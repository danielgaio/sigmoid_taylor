==> flow/design.v <==
`timescale 1ns / 1ps
module sigmoid_taylor (
	input 	logic [11:0] x,
	input 	logic clk,
	output 	logic [12:0] f_x
);
	logic [3:0] n;	 
	logic [7:0] phi;
	logic [10:0] phi_xi, xi, B, D, tmp_mult;
	logic [11:0] q, result_mult;
	logic [15:0] W, V, lambda, S, tmp_comp, tmp_shift;
	always @ (posedge clk) begin
		if (x[11] == 0) begin
			f_x <= {1'b0, S[15:4]};
		end else begin
			f_x <= {1'b0, q};
		end
	end
	always @ (*) begin
		tmp_comp = ~S + 1;
		q <= tmp_comp[15:4];
	end
	always @ (*) begin
		S <= W + V + lambda;
	end
	always @ (*) begin
		lambda[15]=1;
		lambda[14]=n[3] | n[2] | n[1];
		lambda[13]=n[3] | n[2] | n[0];
		lambda[12]=n[3] | n[2];
		lambda[11]=n[3] | (n[1] & (~n[0])) | ((~n[1]) & n[0]) | (n[2] & n[1] & n[0]);
		lambda[10]=n[3] | (n[2] & n[1]) | (n[1] & (~n[0]));
		lambda[9] =n[3] | (n[1] & n[0]) | ((~n[2]) & n[0]);
		lambda[8] =n[3] | ((~n[2]) & n[1] & n[0]);
		lambda[7] =((~n[2]) & (n[1] | n[0])) | (n[2] & (~n[1]) & (~n[0]));
		lambda[6] =(n[3] & n[1]) | ((~n[2]) & n[1] & (~n[0])) | (n[2] & (~n[1]) & (~n[0]));
		lambda[5] =(n[3] & n[1] & n[0]) | (n[2] & (~n[1])) | ((~n[3]) & (~n[1]) & n[0]);
		lambda[4] =n[2] & (~n[1]);
		lambda[3] =((~n[3]) & (~n[1]) & n[0]) | ((~n[3]) & n[1] & (~n[0])) | ((~n[3]) & (~n[2]) & n[1]);
		lambda[2] =(n[2] & (~n[1]) & n[0]) | ((~n[3]) & n[1] & (~n[0])) | ((~n[3]) & (~n[2]) & n[1]);
		lambda[1] =((~n[3]) & n[0]) | ((~n[3]) & n[2] & n[1]);
		lambda[0] =n[2] & n[1];
	end
	always @ (*) begin
		tmp_shift[15:5] <= phi_xi;
		tmp_shift[4:0] <= 0;
		if (n == 0) begin
			W <= tmp_shift >> 2;	 
			V <= 0;
		end else if (n == 1) begin
			W <= tmp_shift >> 3;
			V <= tmp_shift >> 7;
		end else if (n == 2) begin
			W <= tmp_shift >> 4;
			V <= tmp_shift >> 5;
		end else if (n == 3) begin
			W <= tmp_shift >> 5;
			V <= tmp_shift >> 6;
		end else if (n == 4) begin
			W <= tmp_shift >> 5;
			V <= 0;											 
		end else if (n == 5) begin
			W <= tmp_shift >> 6;
			V <= 0;
		end else if (n == 6) begin
			W <= tmp_shift >> 7;
			V <= 0;
		end else if (n == 7) begin
			W <= tmp_shift >> 8;
			V <= 0;
		end else if (n == 8) begin
			W <= tmp_shift >> 9;
			V <= 0;
		end else if (n == 9) begin
			W <= tmp_shift >> 10;
			V <= 0;
		end else if (n == 10) begin
			W <= tmp_shift >> 11;
			V <= 0;
		end else if (n == 11) begin
			W <= tmp_shift >> 12;
			V <= 0;
		end else begin
			W <= 0;
			V <= 0;
		end
	end
	always @ (*) begin
		if (n == 0) begin
			phi_xi = xi;
		end else begin
			phi_xi[10:3] = phi;
			phi_xi[2:0] = 0;
		end
	end
	always @ (*) begin
		B = xi>>1;
		D = xi>>4;
		result_mult = xi+B-D;
		n = result_mult[11:8];
		phi = result_mult[7:0];
	end
	always @ (*) begin
		if (x[11] == 1) begin
			xi <= ~x[10:0] + 1;
		end else begin
			xi <= x[10:0];
		end
	end
endmodule
# --- From RTL to reports: sigmoid_taylor ---
# Tool output for the design above, in the order of the flow.
# Lines are those of the file above, counted from 1.
# Operators carry their Yosys type and port widths (W data, S select, Z words).
# Cell names lack the library's common part.
inputs:
  top_module: "sigmoid_taylor"
  clock: "clk"
  cell_library: "sky130hd"
  corner: "tt_025C_1v80"

# --- Word level ---
# Yosys after proc, flatten, opt, wreduce and memory -nomap, before mapping. Enables and synchronous resets that opt folds into registers are not counted as muxes. Memory bits, and registers merged into a memory's read port (data or address), are not among the register bits. Print and check cells are not counted. Equal cells are merged and count once.
bits:
  regBits: 12
  in_bits: 13
  output_inout_bits: 13
  word_cells: 91
op_classes:
  n_addsub: 6
  n_eq: 11
  muxes: 20
  logic: 52
  n_reduce_logical: 1
op_table:
  columns: ["operator", "count"]
  rows:
  - ["$mux W11", 6]
  - ["$add A16 B16 Y16", 2]
  - ["$and A1 B1 Y1", 24]
  - ["$mux W12", 2]
  - ["$or A1 B1 Y1", 22]
  - ["$mux W10", 2]
  - ["$add A16 B1 Y16 const B", 1]
  - ["$not A16 Y16", 1]
  - ["$eq A4 B3 Y1 const B", 4]
  - ["$eq A4 B4 Y1 const B", 4]
  - ["$mux W8", 2]
  - ["$mux W14", 1]
  - ["$mux W13", 1]
  - ["$add A11 B10 Y12", 1]
  - ["$sub A12 B7 Y12", 1]
  - ["$add A11 B1 Y11 const B", 1]
  - ["$not A11 Y11", 1]
  - ["$mux W9", 1]
  - ["$eq A4 B2 Y1 const B", 2]
  - ["$mux W7", 1]
  - ["$mux W6", 1]
  - ["$mux W5", 1]
  - ["$not A1 Y1", 4]
  - ["$eq A4 B1 Y1 const B", 1]
  - ["$logic_not A4 Y1", 1]
  - ["$mux W4", 1]
  - ["$mux W3", 1]

# --- Longest topological paths ---
# Depth = most cells in a row (Yosys ltp): at word level without a register or memory, in the mapped netlist without a sequential cell, where the memories' decode and read muxes count.
depth:
  depth_word: 24
  abc_area: 0
  mapped_depth: 35
  ltp_nobuf: 33

# --- Mapped cells and area ---
# The flow's flattened synthesis, as Yosys stat reports it; memories are mapped. The netlist is that of the ABC_AREA named above (0 if unset); the other value can give another one.
synth_totals:
  stdcells: 525
  area_um2: 3654.8
  seq_area_um2: 240.2
  ff_cells: 12
  buf_cells: 19
by_type:
  columns: ["cell_type", "count", "area_total_um2"]
  rows:
  - ["ha_1", 34, 425.408]
  - ["fa_1", 14, 280.269]
  - ["a21oi_1", 52, 260.25]
  - ["dfxtp_1", 12, 240.23]
  - ["xnor2_1", 27, 236.477]
  - ["o21ai_0", 43, 215.206]
  - ["nand2_1", 54, 202.694]
  - ["xor2_1", 22, 192.685]
  - ["inv_1", 46, 172.666]
  - ["nor2_1", 38, 142.637]
  - ["a21o_1", 9, 67.565]
  - ["o211ai_1", 9, 67.565]
  - ["nand3_1", 12, 60.058]
  - ["nor3_1", 11, 55.053]
  - ["a22oi_1", 7, 52.55]
  - ["o21a_1", 7, 52.55]
  - ["a211oi_1", 6, 45.043]
  - ["o31ai_1", 6, 45.043]
# Other cell types: 50; their cells: 116.

# --- Worst setup path after synthesis ---
# OpenSTA on the mapped netlist: ideal clock, no wires. The path of least setup slack (recovery checks aside). Input and output delay are each 20% of the period. Register names are those of the netlist, which keeps one name where synthesis merged equal registers.
synth_path:
  kind: "input -> register"
  start: "input x[6]"
  end: "register f_x[11]"
  period_ns: 18.7
  in_delay_ns: 3.740
  setup_time_ns: 0.072
  t_first_pin_ns: 3.740
  arrival_time_ns: 10.995
  required_ns: 18.628
  setup_slack_ns: 7.633
  delay_ns: 7.327
  stages: 27
  n_path_buf: 2
  period_less_setup_slack_ns: 11.067
# "delay_ns" is the arrival time less input delay plus setup time.
# "stages" counts driving pins, that of a launching flip-flop among them; a cell with two outputs on the path counts twice.
# "period_less_setup_slack_ns" is the clock period less the worst setup slack; recovery checks do not enter. This is arithmetic on one report: input and output delays are still those of the set period (20% each).
# The rows between start and end are the longest chain of elaborated cells between them; the timing report does not say that the signal goes this way. Where chains are equally long, one stands for them.
# Each line given opens the expression or statement behind the cell; cells for indexed reads and writes are added by Yosys, which also makes memories of some case tables.
synth_via:
  path_cell_list: "or4_4 o41a_1 xnor2_1 buf_2 xnor2_1 ha_1 a21o_1 ha_1 a21oi_1 o21ai_0 or3_1 mux2i_2 buf_2 nor4_1 a21oi_1 o22ai_1 nor3_1 fa_1 inv_1 ha_1 fa_1 o41ai_1 nand2_1 nor4b_1 a41oi_1 a211oi_1 xnor2_1"
  elab_chain_cells: 24
  cells_between: 90
  classes_between: "add/sub: 6; eq/ne: 11; mux: 20; logic: 52; reduce/logical: 1"
synth_rtl:
  columns: ["item", "line_no", "source"]
  rows:
  - ["start, declared", 3, "input logic [11:0] x,"]
  - ["$not A11 Y11", 105, "xi <= ~x[10:0] + 1;"]
  - ["$add A11 B1 Y11", 105, null]
  - ["$mux W11", 104, "if (x[11] == 1) begin"]
  - ["$add A11 B10 Y12", 99, "result_mult = xi+B-D;"]
  - ["$sub A12 B7 Y12", 99, null]
  - ["$logic_not A4 Y1", 89, "if (n == 0) begin"]
  - ["$mux W8", 89, null]
  - ["[9 not listed]", null, null]
  - ["$mux W12", 53, "end else if (n == 2) begin"]
  - ["$mux W13", 50, "end else if (n == 1) begin"]
  - ["$mux W14", 47, "if (n == 0) begin"]
  - ["$add A16 B16 Y16 (2 in a row)", 24, "S <= W + V + lambda;"]
  - ["$not A16 Y16", 20, "tmp_comp = ~S + 1;"]
  - ["$add A16 B1 Y16", 20, null]
  - ["$mux W12", 13, "if (x[11] == 0) begin"]
  - ["end, assigned", 14, "f_x <= {1'b0, S[15:4]};"]
  - ["end, assigned", 16, "f_x <= {1'b0, q};"]
  - ["end, declared", 5, "output logic [12:0] f_x"]

# --- Worst path after layout ---
# From the final timing report of flow run A: the path of least setup slack in the routed layout; clock arrival at registers is part of the times.
layout_path:
  kind: "input -> register"
  start: "input x[4]"
  end: "register f_x[11]"
  period_ns: 17.3
  in_delay_ns: 3.46
  setup_time_ns: 0.13
  t_first_pin_ns: 3.46
  arrival_time_ns: 13.30
  required_ns: 17.41
  setup_slack_ns: 4.12
  stages: 30
  n_path_buf: 1
# The rows between start and end are the longest chain of elaborated cells between them; the timing report does not say that the signal goes this way. Where chains are equally long, one stands for them.
layout_via:
  path_cell_list: "clkdlybuf4s50_1 or4_4 o41a_1 xnor2_1 xnor2_1 ha_1 a21o_1 ha_1 a21oi_1 nand2_1 o21ai_0 a211oi_1 or2_0 nor2_1 inv_2 nor2_1 o2bb2ai_1 nand2_1 fa_1 inv_1 fa_1 a21oi_1 o21bai_1 a21o_1 a21oi_1 xor2_1 nor4b_1 a41oi_1 a211oi_1 xnor2_1"
  elab_chain_cells: 24
  cells_between: 90
  classes_between: "add/sub: 6; eq/ne: 11; mux: 20; logic: 52; reduce/logical: 1"
layout_rtl:
  columns: ["item", "line_no", "source"]
  rows:
  - ["start, declared", 3, "input logic [11:0] x,"]
  - ["$not A11 Y11", 105, "xi <= ~x[10:0] + 1;"]
  - ["$add A11 B1 Y11", 105, null]
  - ["$mux W11", 104, "if (x[11] == 1) begin"]
  - ["$add A11 B10 Y12", 99, "result_mult = xi+B-D;"]
  - ["$sub A12 B7 Y12", 99, null]
  - ["$logic_not A4 Y1", 89, "if (n == 0) begin"]
  - ["$mux W8", 89, null]
  - ["[9 not listed]", null, null]
  - ["$mux W12", 53, "end else if (n == 2) begin"]
  - ["$mux W13", 50, "end else if (n == 1) begin"]
  - ["$mux W14", 47, "if (n == 0) begin"]
  - ["$add A16 B16 Y16 (2 in a row)", 24, "S <= W + V + lambda;"]
  - ["$not A16 Y16", 20, "tmp_comp = ~S + 1;"]
  - ["$add A16 B1 Y16", 20, null]
  - ["$mux W12", 13, "if (x[11] == 0) begin"]
  - ["end, assigned", 14, "f_x <= {1'b0, S[15:4]};"]
  - ["end, assigned", 16, "f_x <= {1'b0, q};"]
  - ["end, declared", 5, "output logic [12:0] f_x"]

# Below are 2 stored runs of the flow (Yosys, OpenROAD; platform sky130hd) on sigmoid_taylor, each with its settings and what was measured, unordered. Constraints: input delay and output delay 20% of the set period each, output load 0.01 pF.
# "achieved_period_ns" is the run's clock period less its worst setup slack. It is reckoned from that one timing run; input and output delays stay at 20% of the period that was set.
# "worst_path_allowed_less_slack_ns" is the time allowed to the run's worst setup path (the clock period less input and output delay, where it has them) less its slack. Clock arrival times count: a late capture clock shortens it, a late launch clock lengthens it.
runs:
  - name: "flow run A"
    settings:
      period_ns: 17.3
      CORE_UTILIZATION: 49
      SETUP_SLACK_MARGIN: -0.15
      PLACE_DENSITY: 0.84
      CORE_MARGIN: 3
      CELL_PAD_IN_SITES_DETAIL_PLACEMENT: 0
      TNS_END_PERCENT: 25
      GPL_TIMING_DRIVEN: 1
      CTS_CLUSTER_SIZE: 28
      MAX_ROUTING_LAYER: "met5"
      CAP_MARGIN: 20
      SLEW_MARGIN: 20
    results:
      yosys_chip_area_um2: 3654.8
      final_setup_tns_ns: 0.000
      total_die_area_um2: 8531.3
      achieved_period_ns: 13.183
      setup_ws_ns: 4.117
      layout_stdcell_area_um2: 4021.4
      utilization_pct: 57.3
      final_hold_ws_ns: 4.429
      worst_path_allowed_less_slack_ns: 9.72
      critical_path_type: "input -> register"
  - name: "flow run B"
    settings:
      period_ns: 7.06
      CORE_UTILIZATION: 36
      PLACE_DENSITY_LB_ADDON: 0.2
      ABC_AREA: 1
      CTS_CLUSTER_SIZE: 31
      CTS_CLUSTER_DIAMETER: 162
      MIN_ROUTING_LAYER: "met1"
      MAX_ROUTING_LAYER: "met5"
      CAP_MARGIN: 20
      CORE_MARGIN: 2
      SLEW_MARGIN: 20
    results:
      yosys_chip_area_um2: 3668.5
      final_setup_tns_ns: -1.996
      total_die_area_um2: 11013.5
      achieved_period_ns: 7.437
      setup_ws_ns: -0.377
      layout_stdcell_area_um2: 6782.8
      utilization_pct: 69.1
      final_hold_ws_ns: 1.825
      worst_path_allowed_less_slack_ns: 6.03
      critical_path_type: "input -> register"
